==> flow/design.v <==
module sort2in1 
#(parameter W =12 ) 
(
    input clk,
    input synrst,
    input DataEn,
    input [W-1:0]DataIn,
    output     [W-1:0] DataMax,
    output reg [W+4-1:0]DataSumOut
    );
    reg [W-1:0]R00;
    reg [W-1:0]R01;
    reg [W-1:0]R02;
    reg [W-1:0]R03;
    reg [W-1:0]R04;
    reg [W-1:0]R05;
    reg [W-1:0]R06;
    reg [W-1:0]R07;
    reg [W-1:0]R08;
    reg [W-1:0]R09;
    reg [W-1:0]R10;
    reg [W-1:0]R11;
    reg [W-1:0]R12;
    reg [W-1:0]R13;
    reg [W-1:0]R14;
    reg [W-1:0]R15;
    reg [W-1:0]R00_next;
    reg [W-1:0]R01_next;
    reg [W-1:0]R02_next;
    reg [W-1:0]R03_next;
    reg [W-1:0]R04_next;
    reg [W-1:0]R05_next;
    reg [W-1:0]R06_next;
    reg [W-1:0]R07_next;
    reg [W-1:0]R08_next;
    reg [W-1:0]R09_next;
    reg [W-1:0]R10_next;
    reg [W-1:0]R11_next;
    reg [W-1:0]R12_next;
    reg [W-1:0]R13_next;
    reg [W-1:0]R14_next;
    reg [W-1:0]R15_next;
assign DataMax=R15;
always@(posedge clk)
    if(synrst)begin
        R00<=0;
        R01<=0;
        R02<=0;
        R03<=0;
        R04<=0;
        R05<=0;
        R06<=0;
        R07<=0;
        R08<=0;
        R09<=0;
        R10<=0;
        R11<=0;
        R12<=0;
        R13<=0;
        R14<=0;
        R15<=0;
    end
    else if(DataEn)begin
        R00<=R00_next;
        R01<=R01_next;
        R02<=R02_next;
        R03<=R03_next;
        R04<=R04_next;
        R05<=R05_next;
        R06<=R06_next;
        R07<=R07_next;
        R08<=R08_next;
        R09<=R09_next;
        R10<=R10_next;
        R11<=R11_next;
        R12<=R12_next;
        R13<=R13_next;
        R14<=R14_next;
        R15<=R15_next;
    end
wire  R00_flag=DataIn>=R00;
wire  R01_flag=DataIn>=R01;
wire  R02_flag=DataIn>=R02;
wire  R03_flag=DataIn>=R03;
wire  R04_flag=DataIn>=R04;
wire  R05_flag=DataIn>=R05;
wire  R06_flag=DataIn>=R06;
wire  R07_flag=DataIn>=R07;
wire  R08_flag=DataIn>=R08;
wire  R09_flag=DataIn>=R09;
wire  R10_flag=DataIn>=R10;
wire  R11_flag=DataIn>=R11;
wire  R12_flag=DataIn>=R12;
wire  R13_flag=DataIn>=R13;
wire  R14_flag=DataIn>=R14;
wire  R15_flag=DataIn>=R15;
wire R00_shift_flag;
wire R01_shift_flag;
wire R02_shift_flag;
wire R03_shift_flag;
wire R04_shift_flag;
wire R05_shift_flag;
wire R06_shift_flag;
wire R07_shift_flag;
wire R08_shift_flag;
wire R09_shift_flag;
wire R10_shift_flag;
wire R11_shift_flag;
wire R12_shift_flag;
wire R13_shift_flag;
wire R14_shift_flag;
wire R15_shift_flag;
assign  R00_shift_flag=R01_shift_flag | R01_flag;
assign  R01_shift_flag=R02_shift_flag | R02_flag;
assign  R02_shift_flag=R03_shift_flag | R03_flag;
assign  R03_shift_flag=R04_shift_flag | R04_flag;
assign  R04_shift_flag=R05_shift_flag | R05_flag;
assign  R05_shift_flag=R06_shift_flag | R06_flag;
assign  R06_shift_flag=R07_shift_flag | R07_flag;
assign  R07_shift_flag=R08_shift_flag | R08_flag;
assign  R08_shift_flag=R09_shift_flag | R09_flag;
assign  R09_shift_flag=R10_shift_flag | R10_flag;
assign  R10_shift_flag=R11_shift_flag | R11_flag;
assign  R11_shift_flag=R12_shift_flag | R12_flag;
assign  R12_shift_flag=R13_shift_flag | R13_flag;
assign  R13_shift_flag=R14_shift_flag | R14_flag;
assign  R14_shift_flag=R15_shift_flag | R15_flag;
assign  R15_shift_flag=1'b0;
always @(*)                                     		 if(R15_flag)  R15_next = DataIn ; else R15_next=R15;
always @(*)  if(R14_shift_flag)  R14_next=R15;  else if(R14_flag)  R14_next = DataIn ; else R14_next=R14;
always @(*)  if(R13_shift_flag)  R13_next=R14;  else if(R13_flag)  R13_next = DataIn ; else R13_next=R13;
always @(*)  if(R12_shift_flag)  R12_next=R13;  else if(R12_flag)  R12_next = DataIn ; else R12_next=R12;
always @(*)  if(R11_shift_flag)  R11_next=R12;  else if(R11_flag)  R11_next = DataIn ; else R11_next=R11;
always @(*)  if(R10_shift_flag)  R10_next=R11;  else if(R10_flag)  R10_next = DataIn ; else R10_next=R10;
always @(*)  if(R09_shift_flag)  R09_next=R10;  else if(R09_flag)  R09_next = DataIn ; else R09_next=R09;
always @(*)  if(R08_shift_flag)  R08_next=R09;  else if(R08_flag)  R08_next = DataIn ; else R08_next=R08;
always @(*)  if(R07_shift_flag)  R07_next=R08;  else if(R07_flag)  R07_next = DataIn ; else R07_next=R07;
always @(*)  if(R06_shift_flag)  R06_next=R07;  else if(R06_flag)  R06_next = DataIn ; else R06_next=R06;
always @(*)  if(R05_shift_flag)  R05_next=R06;  else if(R05_flag)  R05_next = DataIn ; else R05_next=R05;
always @(*)  if(R04_shift_flag)  R04_next=R05;  else if(R04_flag)  R04_next = DataIn ; else R04_next=R04;
always @(*)  if(R03_shift_flag)  R03_next=R04;  else if(R03_flag)  R03_next = DataIn ; else R03_next=R03;
always @(*)  if(R02_shift_flag)  R02_next=R03;  else if(R02_flag)  R02_next = DataIn ; else R02_next=R02;
always @(*)  if(R01_shift_flag)  R01_next=R02;  else if(R01_flag)  R01_next = DataIn ; else R01_next=R01;
always @(*)  if(R00_shift_flag)  R00_next=R01;  else if(R00_flag)  R00_next = DataIn ; else R00_next=R00;
wire [W:0] s_0;
wire [W:0] s_1;
wire [W:0] s_2;
wire [W:0] s_3;
wire [W:0] s_4;
wire [W:0] s_5;
wire [W:0] s_6;
wire [W:0] s_7;
assign s_0={1'b0,R15}+{1'b0,R00};
assign s_1={1'b0,R14}+{1'b0,R01};
assign s_2={1'b0,R13}+{1'b0,R02};
assign s_3={1'b0,R12}+{1'b0,R03};
assign s_4={1'b0,R11}+{1'b0,R04};
assign s_5={1'b0,R10}+{1'b0,R05};
assign s_6={1'b0,R09}+{1'b0,R06};
assign s_7={1'b0,R08}+{1'b0,R07};
wire [W+1:0] s0_0;
wire [W+1:0] s0_1;
wire [W+1:0] s0_2;
wire [W+1:0] s0_3;
assign s0_0={1'b0,s_0}+{1'b0,s_7};
assign s0_1={1'b0,s_1}+{1'b0,s_6};
assign s0_2={1'b0,s_2}+{1'b0,s_5};
assign s0_3={1'b0,s_3}+{1'b0,s_4};
wire [W+2:0] s1_0;
wire [W+2:0] s1_1;
assign s1_0={1'b0,s0_0}+{1'b0,s0_3};
assign s1_1={1'b0,s0_1}+{1'b0,s0_2};
wire [W+3:0] s2_0;                   
assign s2_0={1'b0,s1_0}+{1'b0,s1_1}; 
always @(clk)
	if(synrst)
		DataSumOut<='b0;
	else
		DataSumOut<=s2_0;
endmodule
# From RTL to reports: sort2in1
# Tool output for the design above, in the order of the flow.
# Line numbers count from 1 in the design file above.
# Operators carry their Yosys type and port widths (W data, S select, Z words).
# Not given: --
# inputs
top_module	sort2in1
clock	clk
library	sky130hd
corner	tt_025C_1v80

# After elaboration
# Counts by Yosys on the flattened word-level netlist (proc, flatten, opt, wreduce; memories kept). Register bits leave out memories and registers merged into their read ports (data or address). Print and check cells are left out. Cells with the same type and inputs are merged into one.
# bits
ff_bits	192
elab_cells	123
# classes
n_addsub	15
cmp	16
n_mux	31
bitwise	14
n_reduce_logical	31
# op_table
cell	count
$mux W12	30
$ge A12 B12 Y1	16
$add A12 B12 Y13	8
$add A13 B13 Y14	4
$reduce_and A2 Y1	16
$add A14 B14 Y15	2
$reduce_bool A2 Y1	15
$add A15 B15 Y16	1
$mux W16	1
$or A1 B1 Y1	14

# Logic depth
# Yosys ltp: most cells in a row. Word level: on the elaborated netlist, between registers, memories and ports. Mapped: between sequential cells and ports; inverters and the memories' decode and read muxes count.
# depth
word_depth	17
ABC_AREA	0
ltp_mapped	23
mapped_depth_nobuf	23

# Synthesis result
# Yosys stat after the flow's synthesis: flattened, memories mapped to cells. It holds for the ABC_AREA given above (unset counts as 0); a run with the other value may have another netlist.
# The area totals of this step are shown rounded.
# types
type	count
sky130_fd_sc_hd__dfxtp_1	192
sky130_fd_sc_hd__fa_1	164
sky130_fd_sc_hd__ha_1	217
sky130_fd_sc_hd__inv_1	376
sky130_fd_sc_hd__a21oi_1	202
sky130_fd_sc_hd__a211oi_1	130
sky130_fd_sc_hd__nor2_1	231
sky130_fd_sc_hd__mux2i_1	51
sky130_fd_sc_hd__a311oi_1	48
sky130_fd_sc_hd__clkbuf_1	106
sky130_fd_sc_hd__nand3_1	66
sky130_fd_sc_hd__nand2_1	79
sky130_fd_sc_hd__o21ai_0	42
sky130_fd_sc_hd__a21o_1	23
sky130_fd_sc_hd__a221oi_2	10
sky130_fd_sc_hd__a2111oi_0	17
sky130_fd_sc_hd__o21bai_1	16
sky130_fd_sc_hd__nor3_1	22
# Other cell types: 41; their cells: 152.
# mapped
stdcells	2144
area_mm2	0.01808
ff_cells	192
buf_cells	125

# Timing after synthesis
# Source: OpenSTA report_checks on the synthesized netlist (no wires, ideal clock, input and output delay 20% of the period each), path of least setup slack; recovery checks are left aside. Register names are those of the netlist, which keeps one name where synthesis merged equal registers.
# synth_path
kind	flip-flop to output port
from	reg R00[3]
to	out DataSumOut[15]
tclk_ps	9440
output_delay_ps	1888
arrival_ps	5581
t_required_ps	7552
path_slack_ps	1971
path_delay_ps	5581
stages	21
path_buffers	0
synth_period_reached_ps	7469
# "path_delay_ps" is the arrival time less input delay plus setup time.
# A path that ends at an output port has no setup time.
# "stages": output pins that drive a net of the path, with the launching flip-flop's if there is one; two outputs of one cell count as two.
# "synth_period_reached_ps" is the clock period less the worst setup slack; recovery checks do not enter. This is arithmetic on one report: input and output delays are still those of the set period (20% each).
# The rows between start and end are the longest chain of elaborated cells between them; the timing report does not say that the signal goes this way. Where chains are equally long, one stands for them.
# A line is the first line of the expression or statement that the cell stems from. Yosys adds cells for indexed reads and writes and turns some case tables into memories.
# synth_between
cell_sequence	sky130_fd_sc_hd__dfxtp_1 sky130_fd_sc_hd__inv_1 sky130_fd_sc_hd__fa_1 sky130_fd_sc_hd__inv_1 sky130_fd_sc_hd__fa_1 sky130_fd_sc_hd__fa_1 sky130_fd_sc_hd__fa_1 sky130_fd_sc_hd__fa_1 sky130_fd_sc_hd__inv_1 sky130_fd_sc_hd__fa_1 sky130_fd_sc_hd__inv_1 sky130_fd_sc_hd__ha_1 sky130_fd_sc_hd__a21o_1 sky130_fd_sc_hd__a21oi_1 sky130_fd_sc_hd__o21bai_1 sky130_fd_sc_hd__a21oi_1 sky130_fd_sc_hd__o21bai_1 sky130_fd_sc_hd__a211oi_1 sky130_fd_sc_hd__a21oi_1 sky130_fd_sc_hd__a31oi_1 sky130_fd_sc_hd__mux2_2
elab_chain_len	5
cone_cells	5
cone_lines	5
# synth_rtl
item	line	rtl
start: declaration	11	reg [W-1:0]R00;
start: assignment	46	R00<=0;
start: assignment	64	R00<=R00_next;
$add A12 B12 Y13	153	assign s_0={1'b0,R15}+{1'b0,R00};
$add A13 B13 Y14	165	assign s0_0={1'b0,s_0}+{1'b0,s_7};
$add A14 B14 Y15	171	assign s1_0={1'b0,s0_0}+{1'b0,s0_3};
$add A15 B15 Y16	174	assign s2_0={1'b0,s1_0}+{1'b0,s1_1};
$mux W16	176	if(synrst)
end: declaration	9	output reg [W+4-1:0]DataSumOut

# Path in the finished layout
# From the final timing report of entry A: the path of least setup slack in the routed layout; clock arrival at registers is part of the times.
# The path's times are printed in steps of 10 ps; the period is the one set.
# layout_path
kind	flip-flop to output port
from	reg R03[3]
to	out DataSumOut[15]
tclk_ps	12300
output_delay_ps	2460
arrival_ps	7310
t_required_ps	9840
path_slack_ps	2530
stages	22
path_buffers	1
# The rows between start and end are the longest chain of elaborated cells between them; the timing report does not say that the signal goes this way. Where chains are equally long, one stands for them.
# layout_between
cell_sequence	sky130_fd_sc_hd__dfxtp_1 sky130_fd_sc_hd__inv_1 sky130_fd_sc_hd__fa_1 sky130_fd_sc_hd__inv_1 sky130_fd_sc_hd__fa_1 sky130_fd_sc_hd__fa_1 sky130_fd_sc_hd__fa_1 sky130_fd_sc_hd__fa_1 sky130_fd_sc_hd__inv_1 sky130_fd_sc_hd__fa_1 sky130_fd_sc_hd__inv_1 sky130_fd_sc_hd__ha_1 sky130_fd_sc_hd__a21o_1 sky130_fd_sc_hd__a21oi_1 sky130_fd_sc_hd__o21bai_1 sky130_fd_sc_hd__a21oi_1 sky130_fd_sc_hd__o21bai_1 sky130_fd_sc_hd__a211oi_1 sky130_fd_sc_hd__a21oi_1 sky130_fd_sc_hd__a31oi_1 sky130_fd_sc_hd__mux2_2 sky130_fd_sc_hd__clkdlybuf4s50_1
elab_chain_len	5
cone_cells	5
cone_lines	5
# layout_rtl
item	line	rtl
start: declaration	14	reg [W-1:0]R03;
start: assignment	49	R03<=0;
start: assignment	67	R03<=R03_next;
$add A12 B12 Y13	156	assign s_3={1'b0,R12}+{1'b0,R03};
$add A13 B13 Y14	168	assign s0_3={1'b0,s_3}+{1'b0,s_4};
$add A14 B14 Y15	171	assign s1_0={1'b0,s0_0}+{1'b0,s0_3};
$add A15 B15 Y16	174	assign s2_0={1'b0,s1_0}+{1'b0,s1_1};
$mux W16	176	if(synrst)
end: declaration	9	output reg [W+4-1:0]DataSumOut

# sort2in1 through Yosys and OpenROAD on sky130hd: 2 stored runs, unordered, with their settings and measured results. The constraints put input and output delay at 20% of the set period each and load the outputs with 0.01 pF.
# "power_uw" rests on the timing tool's default activity at the inputs, not on a simulated workload.
# Measured values are rounded.
# A setting shown as -- is not set for that run.
run	period_ns	CORE_UTILIZATION	PLACE_DENSITY_LB_ADDON	CORE_ASPECT_RATIO	CORE_MARGIN	CELL_PAD_IN_SITES_GLOBAL_PLACEMENT	CELL_PAD_IN_SITES_DETAIL_PLACEMENT	GPL_TIMING_DRIVEN	CTS_CLUSTER_SIZE	CTS_CLUSTER_DIAMETER	MIN_ROUTING_LAYER	MAX_ROUTING_LAYER	CAP_MARGIN	SLEW_MARGIN	SETUP_SLACK_MARGIN	PLACE_DENSITY	TNS_END_PERCENT	ABC_AREA	post_synth_area_mm2	final_die_area_mm2	cell_area_final_mm2	fin_util_pct	timing.setup.ws_ps	setupTns_ps	power_uw
entry A	12.3	63	0.08	1.51	4	1	0	0	34	203	met1	met5	20	20	--	--	--	--	0.01808	0.03153	0.0195	68.6	2532	0	4589
entry B	4.76	24	--	0.95	8	--	--	--	90	284	--	--	0	10	-0.36	0.81	10	1	0.0179	0.0836	0.02273	30.8	-2157	-24580	15340
